==> flow/design.v <==
module median_filter #(
	parameter R_WIDTH = 8,
	parameter N = 3,
	parameter P_WIDTH = $clog2(N+1))
	(
	input				srst,
	input				clk,
	input  wire [R_WIDTH-1:0]	X,
	output wire [R_WIDTH-1:0]	Y,
	output wire         valid
	);
wire [R_WIDTH-1:0] 	R_out [N+1:0];
wire [P_WIDTH-1:0] 	P_out [N+1:0];
wire			Z_out [N:0];
wire			T_out [N:0];
reg  [P_WIDTH:0]	cnt;
wire                    incre_en [N-1:0];
assign R_out[0] = R_out[1];
assign P_out[0] = P_out[1];
assign R_out[N+1] = {R_WIDTH{1'b0}};
assign P_out[N+1] = {P_WIDTH{1'b0}};
assign Z_out[0] = 1'b0;
assign T_out[0] = 1'b0;
always@(posedge clk)
begin
	if (srst)
		cnt <= {P_WIDTH{1'b0}};
	else if (cnt < (N+1)*2)
		cnt <= cnt + 1;
end
assign valid = (cnt >= (N+1)*2) ? 1'b1 : 1'b0;
genvar i;
generate
	for(i=1;i<=N;i=i+1) begin: unit_cell_gen
		unit_cell #(
			.R_WIDTH 		(R_WIDTH),
			.N 			(N),
			.P_WIDTH		(P_WIDTH))
		unit_cell(
			.srst			(srst),
			.clk			(clk),
			.incre_en		(incre_en[i-1]),
			.X			(X),
			.R_from_plus1		(R_out[i+1]),
			.R_from_minus1		(R_out[i-1]),
			.P_from_plus1		(P_out[i+1]),
			.P_from_minus1		(P_out[i-1]),
			.Z_from_minus1		(Z_out[i-1]),
			.T_from_minus1		(T_out[i-1]),
			.R_to_plus1minus1	(R_out[i]),
			.P_to_plus1minus1	(P_out[i]),
			.Z_to_plus1		(Z_out[i]),
			.T_to_plus1		(T_out[i])
		);
		assign incre_en[i-1] = cnt[P_WIDTH:0] > ((i-1) << 1);
	end
endgenerate
assign Y =  R_out[(N+1)/2];
endmodule
module unit_cell #(
	parameter R_WIDTH = 8,
	parameter N = 3,
	parameter P_WIDTH = $clog2(N+1))
	(
	input				srst,
	input				clk,
	input				incre_en,
	input [R_WIDTH-1:0]		X,
	input [R_WIDTH-1:0]		R_from_plus1,
	input [R_WIDTH-1:0]		R_from_minus1,
	input [P_WIDTH-1:0]		P_from_plus1,
	input [P_WIDTH-1:0]		P_from_minus1,
	input 				Z_from_minus1,
	input				T_from_minus1,
	output wire [R_WIDTH-1:0]	R_to_plus1minus1,
	output wire [P_WIDTH-1:0]	P_to_plus1minus1,
	output wire			Z_to_plus1,
	output reg			T_to_plus1
	);
reg [R_WIDTH-1:0]	R;
reg [P_WIDTH-1:0]	P; 
reg [R_WIDTH-1:0]	R_next;
reg [P_WIDTH-1:0]	P_next;
wire			T;
wire			Z;
reg			s1;
reg			s2;
reg			bit_cnt;
always@(posedge clk)
begin
	if (srst)
		R <= {R_WIDTH{1'b0}};
	else if (!bit_cnt & incre_en) begin
		if (Z_to_plus1)
			R <= R_next;
	end			
	else if (bit_cnt)
		R <= R_next;
end
always@(posedge clk)
begin
	if (srst)
		P <= {P_WIDTH{1'b0}};
	else if (!incre_en)
		P <= 0;
	else if (!bit_cnt & incre_en) begin
		if (Z_to_plus1)
			P <= P_next + 1;
		else
			P <= P + 1;
	end
	else
		P <= P_next;
end
always@(posedge clk)
begin
	if (srst)
		bit_cnt <= 1'b0;
	else
		bit_cnt <= !bit_cnt;
end
assign T = (R < X);
assign Z = !bit_cnt & (P == N-1);
assign Z_to_plus1 = Z | Z_from_minus1;
always@(*) begin
	case({Z_to_plus1, T_from_minus1, T})
		3'b000: 		{T_to_plus1,s1,s2} = 3'b000;
		3'b001: 		{T_to_plus1,s1,s2} = 3'b101;
		3'b010,3'b011:  	{T_to_plus1,s1,s2} = 3'b110;
		3'b100:			{T_to_plus1,s1,s2} = 3'b011;
		3'b101,3'b110,3'b111:	{T_to_plus1,s1,s2} = 3'b111;
	endcase
end
always@(*) begin
	case({s1,s2})
		2'b00: R_next = R;		 
		2'b01: R_next = X;		 
		2'b10: R_next = R_from_minus1;	 
		2'b11: R_next = R_from_plus1;	 
	endcase
end
always@(*) begin
	case({s1,s2})
		2'b00: P_next = P;		 
		2'b01: P_next = {P_WIDTH{1'b0}}; 
		2'b10: P_next = P_from_minus1;	 
		2'b11: P_next = P_from_plus1;	 
	endcase
end
assign R_to_plus1minus1 = R;
assign P_to_plus1minus1 = P;
endmodule
## Step by step through the tools: median_filter

What the tools print for median_filter, step after step.
Line numbers count from 1 in the design file above.
Operators carry their Yosys type and port widths (W data, S select, Z words).
Cell names lack the library's common part.
The mark n/a stands for no value.

| design | value |
|---|---|
| top module | median_filter |
| clock | clk |
| cell library | sky130hd |
| timing corner | tt_025C_1v80 |

## After elaboration

Yosys after proc, flatten, opt, wreduce and memory -nomap, before mapping. Print and check cells are not counted. Equal cells are merged and count once.
Yosys's memory passes give these memory sizes; they may raise the number of words (mostly to a power of two), join words into wider ones and drop unused or constant bits.

| operators by class | value |
|---|---|
| add/subtract/negate cells | 7 |
| multipliers | 0 |
| div/mod/pow operators | 0 |
| order comparisons | 8 |
| equal/unequal tests | 15 |
| shift operators | 0 |
| muxes and demuxes | 22 |
| bitwise gates (word level) | 11 |
| reductions and logical operators | 17 |

Operator list:

| cell | count |
|---|---|
| $mux W8 | 9 |
| $pmux W8 S4 | 2 |
| $lt A8 B8 Y1 | 3 |
| $pmux W8 S3 | 1 |
| $eq A2 B2 Y1 const B | 9 |
| $add A2 B1 Y2 const B | 6 |
| $pmux W2 S3 | 2 |
| $mux W2 | 6 |
| $reduce_or A2 Y1 | 5 |
| $pmux W2 S4 | 1 |
| $and A1 B1 Y1 | 6 |
| $eq A2 B1 Y1 const B | 3 |
| $ne A2 B2 Y1 const B | 3 |
| $logic_not A2 Y1 | 3 |
| $reduce_and A2 Y1 | 3 |
| $reduce_bool A2 Y1 | 3 |
| $ge A3 B4 Y1 const B | 1 |
| $lt A3 B4 Y1 const B | 1 |
| $not A1 Y1 | 3 |
| $logic_not A1 Y1 | 3 |
| $add A3 B1 Y3 const B | 1 |
| $gt A3 B1 Y1 const B | 1 |
| $gt A3 B2 Y1 const B | 1 |
| $gt A3 B3 Y1 const B | 1 |
| $or A1 B1 Y1 | 2 |
| $mux W1 | 1 |

| bit counts | value |
|---|---|
| bits in registers | 36 |
| bits in latches | 0 |
| bits in writable memories | 0 |
| bits in read-only memories | 72 |
| clocked read ports x word width | 0 |
| memories kept | 3 |
| bits of input ports | 10 |
| output and inout bits | 9 |
| word-level cells | 93 |

Memory list:

| memory | words | bits a word | rd ports | wr ports | RTL line | source |
|---|---|---|---|---|---|---|
| (no name shown) | 8 | 3 | 1 | 0 | 126 | `case({Z_to_plus1, T_from_minus1, T})` |
| (no name shown) | 8 | 3 | 1 | 0 | 126 |  |
| (no name shown) | 8 | 3 | 1 | 0 | 126 |  |

## Depth

Yosys ltp: most cells in a row. Word level: on the elaborated netlist, between registers, memories and ports. Mapped: between sequential cells and ports; inverters and the memories' decode and read muxes count.

| logic depth | value |
|---|---|
| depth in word-level cells | 6 |
| ABC_AREA | 0 |
| mapped depth | 9 |
| depth with buffers taken out | 8 |

## Netlist

Yosys stat after the flow's synthesis: flattened, memories mapped to cells. It holds for the ABC_AREA given above (unset counts as 0); a run with the other value may have another netlist.

| synthesis totals | value |
|---|---|
| cell count | 270 |
| cell area after synthesis | 2353.5 um^2 |
| sequential area | 720.7 um^2 |
| mapped flip-flops | 36 |
| buffers | 12 |

Cells by type:

| cell | count | area in all (um^2) |
|---|---|---|
| dfxtp_1 | 36 | 720.691 |
| ha_1 | 23 | 287.776 |
| mux2i_1 | 24 | 240.23 |
| nor2_1 | 34 | 127.622 |
| o21ai_0 | 19 | 95.091 |
| nand2b_1 | 13 | 81.328 |
| a221o_1 | 8 | 80.077 |
| a211o_1 | 8 | 70.067 |
| nand2_1 | 18 | 67.565 |
| and3_1 | 10 | 62.56 |
| inv_1 | 13 | 48.797 |
| a21oi_1 | 8 | 40.038 |
| a211oi_1 | 5 | 37.536 |
| a41oi_1 | 3 | 26.275 |
| clkbuf_1 | 7 | 26.275 |
| o221ai_4 | 1 | 26.275 |
| a31oi_4 | 1 | 21.27 |
| a2111oi_0 | 2 | 17.517 |

Other cell types: 26; their cells: 37.
By module: a second synthesis without flattening, with its own total; a netlist apart from the flattened one above.

| second synthesis, totals | value |
|---|---|
| cell total of the unflattened synthesis | 355 |
| area (unflattened synthesis) | 2952.8 um^2 |

Each row is one instance without its submodules.

By module:

| module | times used | cells | area (um^2) | sequential area (um^2) |
|---|---|---|---|---|
| unit_cell | 3 | 113 | 934.6 | 220.2 |
| median_filter | 1 | 16 | 148.9 | 60.1 |

## Worst setup path after synthesis

Source: OpenSTA report_checks on the synthesized netlist (no wires, ideal clock, input and output delay 20% of the period each), path of least setup slack; recovery checks are left aside. Register names are those of the netlist, which keeps one name where synthesis merged equal registers.

| timing path post-synthesis | value |
|---|---|
| path kind | input to register |
| from | in X[1] |
| to | reg unit_cell_gen[3].unit_cell.R[0] |
| period | 2.73 ns |
| external input delay | 0.546 ns |
| setup time | 0.122 ns |
| launch time at the first pin | 0.546 ns |
| arrival time | 2.368 ns |
| required time | 2.608 ns |
| path slack | 0.241 ns |
| path delay | 1.944 ns |
| driving pins on the path | 7 |
| path buffers | 0 |
| synthesis period reached | 2.489 ns |

"path delay" is the arrival time less input delay plus setup time.
"driving pins on the path": output pins that drive a net of the path, with the launching flip-flop's if there is one; two outputs of one cell count as two.
"synthesis period reached" is the clock period less the worst setup slack; recovery checks do not enter. This is arithmetic on one report: input and output delays are still those of the set period (20% each).
Between the ends stands the longest chain of elaborated cells between them, by number of cells; it is not shown to be the way that was timed. Of several equally long chains one is given.
Each line given opens the expression or statement behind the cell; cells for indexed reads and writes are added by Yosys, which also makes memories of some case tables.
The chain passes a memory read, where the word-level depth is cut; so it can be longer than that depth.
At most two assigning lines are given for a register; there are more.

| between the ends, post-synthesis | value |
|---|---|
| path through | inv_1 ha_1 a2111o_1 a31oi_4 o21ba_4 a32o_2 a221o_1 |
| length of the longest elaborated chain | 8 |
| elaborated cells between the ends (all ways) | 14 |
| classes of those cells | compare: 3; eq/ne: 3; mux: 4; reduce/logical: 1; memory: 3 |

RTL lines, path post-synthesis:

| what | RTL line | source |
|---|---|---|
| start, declared | 8 | `input wire [R_WIDTH-1:0] X,` |
| $lt A8 B8 Y1 | 122 | `assign T = (R < X);` |
| $mem_v2 Z8 W3 (3 in a row) | 126 | `case({Z_to_plus1, T_from_minus1, T})` |
| $eq A2 B2 Y1 | 135 | `case({s1,s2})` |
| $pmux W8 S4 | 135 |  |
| $mux W8 | 97 | `else if (bit_cnt)` |
| $mux W8 | 93 | `else if (!bit_cnt & incre_en) begin` |
| end, assigned | 95 | `R <= R_next;` |
| end, assigned | 98 | `R <= R_next;` |
| end, declared | 80 | `reg [R_WIDTH-1:0] R;` |

## Worst path after layout

Path of least setup slack in the final report of run 1 (OpenROAD, finished layout, wires in). Where an end is a register, its clock arrival counts in the times.

| timing path after layout | value |
|---|---|
| path kind | input to register |
| from | in X[7] |
| to | reg unit_cell_gen[3].unit_cell.R[0] |
| period | 5.42 ns |
| external input delay | 1.08 ns |
| setup time | 0.05 ns |
| launch time at the first pin | 1.08 ns |
| arrival time | 3.76 ns |
| required time | 5.66 ns |
| path slack | 1.90 ns |
| driving pins on the path | 9 |
| path buffers | 1 |

Between the ends stands the longest chain of elaborated cells between them, by number of cells; it is not shown to be the way that was timed. Of several equally long chains one is given.
The chain passes a memory read, where the word-level depth is cut; so it can be longer than that depth.
At most two assigning lines are given for a register; there are more.

| between the ends, after layout | value |
|---|---|
| path through | clkdlybuf4s50_1 inv_1 ha_1 nand2_1 o21ai_0 a31oi_4 o21bai_1 nor3b_2 a221o_1 |
| length of the longest elaborated chain | 8 |
| elaborated cells between the ends (all ways) | 14 |
| classes of those cells | compare: 3; eq/ne: 3; mux: 4; reduce/logical: 1; memory: 3 |

RTL lines, path after layout:

| what | RTL line | source |
|---|---|---|
| start, declared | 8 | `input wire [R_WIDTH-1:0] X,` |
| $lt A8 B8 Y1 | 122 | `assign T = (R < X);` |
| $mem_v2 Z8 W3 (3 in a row) | 126 | `case({Z_to_plus1, T_from_minus1, T})` |
| $eq A2 B2 Y1 | 135 | `case({s1,s2})` |
| $pmux W8 S4 | 135 |  |
| $mux W8 | 97 | `else if (bit_cnt)` |
| $mux W8 | 93 | `else if (!bit_cnt & incre_en) begin` |
| end, assigned | 95 | `R <= R_next;` |
| end, assigned | 98 | `R <= R_next;` |
| end, declared | 80 | `reg [R_WIDTH-1:0] R;` |

FLOW RESULTS
============

Record of 2 stored runs of the RTL-to-layout flow on median_filter, platform sky130hd. The runs are unordered. Constraints: input delay and output delay 20% of the set period each, output load 0.01 pF.
"period reached" = clock period - worst setup slack. The figure is calculated, with input and output delays left at 20% of the set period.
"time of the worst setup path" means the part of the period allowed to the worst setup path (the constraints hold back 20% at inputs and 20% at outputs) less its slack; where the path has registers, the arrival times of their clocks count too.
"overall power" is the tool's figure for a default switching activity; nothing was simulated.
A setting shown as - is not set for that run.

| run | period_ns | CORE_UTILIZATION | SETUP_SLACK_MARGIN | PLACE_DENSITY_LB_ADDON | GPL_TIMING_DRIVEN | CTS_CLUSTER_SIZE | SLEW_MARGIN | CAP_MARGIN | CORE_MARGIN | HOLD_SLACK_MARGIN | ABC_AREA | GPL_ROUTABILITY_DRIVEN | CTS_CLUSTER_DIAMETER | full die area (um^2) | sum of negative setup slack (ns) | std-cell area (final layout) (um^2) | period reached (ns) | worst setup slack after layout (ns) | mapped cell area after synthesis (um^2) | overall power (mW) | smallest hold slack (ns) | utilization after layout | time of the worst setup path (ns) | worst setup path type |
|---|---|---|---|---|---|---|---|---|---|---|---|---|---|---|---|---|---|---|---|---|---|---|---|---|
| run 1 | 5.42 | 43 | -0.39 | 0.01 | 0 | 19 | 35 | 20 | 2 | - | - | - | - | 6080.9 | 0.000 | 2696.3 | 3.519 | 1.901 | 2353.5 | 0.6262 | 0.480 | 0.518 | 2.43 | input to register |
| run 2 | 2.75 | 61 | 0.15 | 0.03 | 1 | 87 | 20 | 35 | 2 | 0.28 | 0 | 1 | 194 | 4371.2 | 0.000 | 3039.2 | 2.585 | 0.165 | 2353.5 | 1.377 | 0.481 | 0.824 | 2.03 | input to register |
